==> flow/design.v <==
module modular_reduction #(
    parameter DATA_WIDTH = 48,   
    parameter Q_WIDTH    = 23    
) (
    input  wire clk,
    input  wire rst_n,
    input  wire start,
    output reg  done,
    input  wire [DATA_WIDTH-1:0] data_in,
    output reg  [Q_WIDTH-1:0]    data_out
);
  localparam [22:0] Q = 23'd8380417;   
  localparam [5:0] K = 6'd24;   
  localparam IDLE = 2'b00;
  localparam COMPUTE = 2'b01;
  localparam FINISH = 2'b10;
  reg [1:0] state;
  reg [1:0] cycle_count;
  reg [DATA_WIDTH-1:0] x_reg;
  reg [47:0] temp1;   
  reg [47:0] temp2;   
  reg [47:0] result;
  function [47:0] mul_mu;
    input [23:0] x;  
    begin
      mul_mu = (x << 25) + (x << 15) + (x << 4) + (x << 3) + (x << 2);
    end
  endfunction
  function [47:0] mul_q;
    input [23:0] x;
    begin
      mul_q = (x << 23) - (x << 13) + x;
    end
  endfunction
  always @(posedge clk or negedge rst_n) begin
    if (!rst_n) begin
      state <= IDLE;
      cycle_count <= 0;
      done <= 0;
      data_out <= 0;
      x_reg <= 0;
      temp1 <= 0;
      temp2 <= 0;
      result <= 0;
    end else begin
      case (state)
        IDLE: begin
          done <= 0;
          cycle_count <= 0;
          if (start) begin
            x_reg <= data_in;
            state <= COMPUTE;
          end
        end
        COMPUTE: begin
          case (cycle_count)
            2'b00: begin
              temp1 <= mul_mu(x_reg >> K);
              cycle_count <= 2'b01;
            end
            2'b01: begin
              temp2 <= mul_q(temp1 >> K);
              cycle_count <= 2'b10;
            end
            2'b10: begin
              result <= x_reg - temp2;
              cycle_count <= 2'b11;
            end
            2'b11: begin
              if (result >= Q) begin
                result <= result - Q;
              end else begin
                data_out <= result;
                state <= FINISH;
              end
            end
          endcase
        end
        FINISH: begin
          done  <= 1;
          state <= IDLE;
        end
      endcase
    end
  end
endmodule
# Step by step through the tools: modular_reduction
# Tool output for the design above, in the order of the flow.
# Lines are those of the file above, counted from 1.
# Operators carry their Yosys type and port widths (W data, S select, Z words).
# Cell names lack the library's common part.
# The mark -- stands for no value.
# inputs
design	modular_reduction
clock	clk
cell_library	sky130hd
pvt_corner	tt_025C_1v80

# Word-level counts
# Source: Yosys, flattened and elaborated, memories not mapped. Widths are those after wreduce. Registers that Yosys merges into a memory's read port (data or address) are not register bits. Print and check cells do not count. Equal cells are merged and count once.
# bits
reg_bits	220
latch_bits	0
ramBits	0
rom_bits	0
clocked_rd_ports_x_width	0
memories	0
in_bits	51
out_inout_bits	24
# op_classes
add_sub_neg	8
mul	0
n_div	0
cmp	1
eq_ne	10
shift	0
mux	9
bitwise	1
reduce_and_logical	13
# op_table
operator	n
$pmux W48 S2	1
$sub A47 B37 Y48	1
$sub A48 B23 Y48 const B	1
$ge A48 B23 Y1 const B	1
$add A48 B24 Y48	1
$add A48 B26 Y48	1
$add A48 B27 Y48	1
$add A48 B28 Y48	1
$add A48 B39 Y48	1
$sub A48 B48 Y48	1
$mux W48	1
$pmux W2 S3	2
$ne A2 B2 Y1 const B	4
$reduce_and A2 Y1	4
$eq A2 B2 Y1 const B	3
$reduce_bool A2 Y1	3
$reduce_and A3 Y1	2
$mux W2	3
$eq A2 B1 Y1 const B	2
$logic_not A2 Y1	2
$ne A4 B4 Y1 const B	1
$reduce_and A4 Y1	1
$pmux W2 S2	1
$reduce_bool A3 Y1	1
$pmux W1 S2	1
$not A1 Y1	1

# Depth
# Yosys ltp: most cells in a row. Word level: on the elaborated netlist, between registers, memories and ports. Mapped: between sequential cells and ports; inverters and the memories' decode and read muxes count.
# depth
ltp_word	4
ABC_AREA	0
mapped_depth	17
depth_no_buf	17

# After synthesis
# The flow's flattened synthesis, as Yosys stat reports it; memories are mapped. The netlist is that of the ABC_AREA named above (0 if unset); the other value can give another one.
# types
type	n	area_total_um2
dfrtp_1	197	4.93E+03
ha_1	222	2.78E+03
o21ai_0	184	920.883
mux2_2	74	833.299
a21oi_1	160	800.768
fa_1	39	780.749
nand2_1	173	649.373
inv_1	153	574.301
xnor2_1	63	551.779
a21o_1	60	450.432
nand3_1	70	350.336
xor2_1	40	350.336
nor2_1	83	311.549
clkbuf_1	43	161.405
nor3_1	32	160.154
o21a_1	19	142.637
a221oi_1	16	140.134
and3_1	22	137.632
# Not listed: further types 60, cells in them 276.
# synth_totals
cell_count	1926
synth_area_um2	17120.2
ff_cells	199
buf_cells	62

# Worst setup path after synthesis
# Source: OpenSTA report_checks on the synthesized netlist (no wires, ideal clock, input and output delay 20% of the period each), path of least setup slack; recovery checks are left aside. Register names are those of the netlist, which keeps one name where synthesis merged equal registers.
# synth_path
path_kind	reg2reg
start	register x_reg[25]
end	register temp1[37]
clock_period_ns	4.16
setup_ns	0.133
arrival_time_ns	4.018
t_required_ns	4.027
setup_slack_ns	0.009
delay_ns	4.151
stages	18
path_buffers	0
synth_period_reached_ns	4.151
# "delay_ns" is the arrival time less input delay plus setup time.
# "stages": output pins that drive a net of the path, with the launching flip-flop's if there is one; two outputs of one cell count as two.
# "synth_period_reached_ns" is the clock period less the worst setup slack; recovery checks do not enter. This is arithmetic on one report: input and output delays are still those of the set period (20% each).
# Between the ends stands the longest chain of elaborated cells between them, by number of cells; it is not shown to be the way that was timed. Of several equally long chains one is given.
# A line is the first line of the expression or statement that the cell stems from. Yosys adds cells for indexed reads and writes and turns some case tables into memories.
# synth_via
cell_sequence	dfrtp_1 -> inv_1 -> fa_1 -> inv_1 -> fa_1 -> ha_1 -> ha_1 -> a21oi_1 -> o221ai_1 -> a2111oi_0 -> a21oi_1 -> nand2_1 -> o211ai_1 -> a21oi_1 -> o21ai_0 -> a21oi_1 -> xor2_1 -> o21ai_0
elab_chain_len	4
# synth_rtl
item	line_no	rtl
start: declaration	19	reg [DATA_WIDTH-1:0] x_reg;
start: assignment	41	x_reg <= 0;
start: assignment	51	x_reg <= data_in;
$add A48 B39 Y48	26	mul_mu = (x << 25) + (x << 15) + (x << 4) + (x << 3) + (x << 2);
$add A48 B28 Y48	26
$add A48 B27 Y48	26
$add A48 B26 Y48	26
end: assignment	42	temp1 <= 0;
end: assignment	58	temp1 <= mul_mu(x_reg >> K);
end: declaration	20	reg [47:0] temp1;

# Path in the finished layout
# From the final timing report of flow run A: the path of least setup slack in the routed layout; clock arrival at registers is part of the times.
# layout_path
path_kind	reg2reg
start	register x_reg[29]
end	register temp1[44]
clock_period_ns	4.59
setup_ns	0.13
arrival_time_ns	5.13
t_required_ns	4.95
setup_slack_ns	-0.18
stages	18
path_buffers	2
# Between the ends stands the longest chain of elaborated cells between them, by number of cells; it is not shown to be the way that was timed. Of several equally long chains one is given.
# layout_via
cell_sequence	dfrtp_2 -> buf_4 -> fa_1 -> ha_1 -> ha_1 -> ha_1 -> nand3_1 -> o221ai_1 -> o211ai_1 -> a21oi_2 -> nand2_1 -> o211ai_1 -> a21oi_2 -> o21ai_4 -> buf_4 -> nand2_1 -> xnor2_1 -> o21ai_0
elab_chain_len	4
# layout_rtl
item	line_no	rtl
start: declaration	19	reg [DATA_WIDTH-1:0] x_reg;
start: assignment	41	x_reg <= 0;
start: assignment	51	x_reg <= data_in;
$add A48 B39 Y48	26	mul_mu = (x << 25) + (x << 15) + (x << 4) + (x << 3) + (x << 2);
$add A48 B28 Y48	26
$add A48 B27 Y48	26
$add A48 B26 Y48	26
end: assignment	42	temp1 <= 0;
end: assignment	58	temp1 <= mul_mu(x_reg >> K);
end: declaration	20	reg [47:0] temp1;

# Module modular_reduction, platform sky130hd: 2 stored runs of the flow (Yosys, OpenROAD) with differing settings, in no particular order. Input and output delays are each 20% of the period that was set; the output load is 0.01 pF.
# "critical_path_time_ns" = time allowed to the worst setup path (clock period - input delay - output delay, where it has them) - its slack; a late launch clock adds to it, a late capture clock takes from it.
# Among the settings, -- means not set for that run.
item,flow run A,flow run B
period_ns,4.59,5.19
CORE_UTILIZATION,70,71
SETUP_SLACK_MARGIN,1.19,0.9
PLACE_DENSITY_LB_ADDON,0.25,--
HOLD_SLACK_MARGIN,0.11,--
CORE_ASPECT_RATIO,1.54,--
GPL_ROUTABILITY_DRIVEN,0,--
CAP_MARGIN,20,15
CORE_MARGIN,2,7
SLEW_MARGIN,20,15
CTS_CLUSTER_DIAMETER,--,28
die_area_um2,25753.1,28657.4
ws_hold_ns,0.450,0.478
timing.setup.ws_ns,-0.180,0.350
critical_path_time_ns,4.77,4.84
critical_path_kind,reg2reg,reg2reg
utilization_pct,82.8,81.4
cell_area_final_um2,20091.8,19154.6
synth_area_um2,17120.2,17120.2
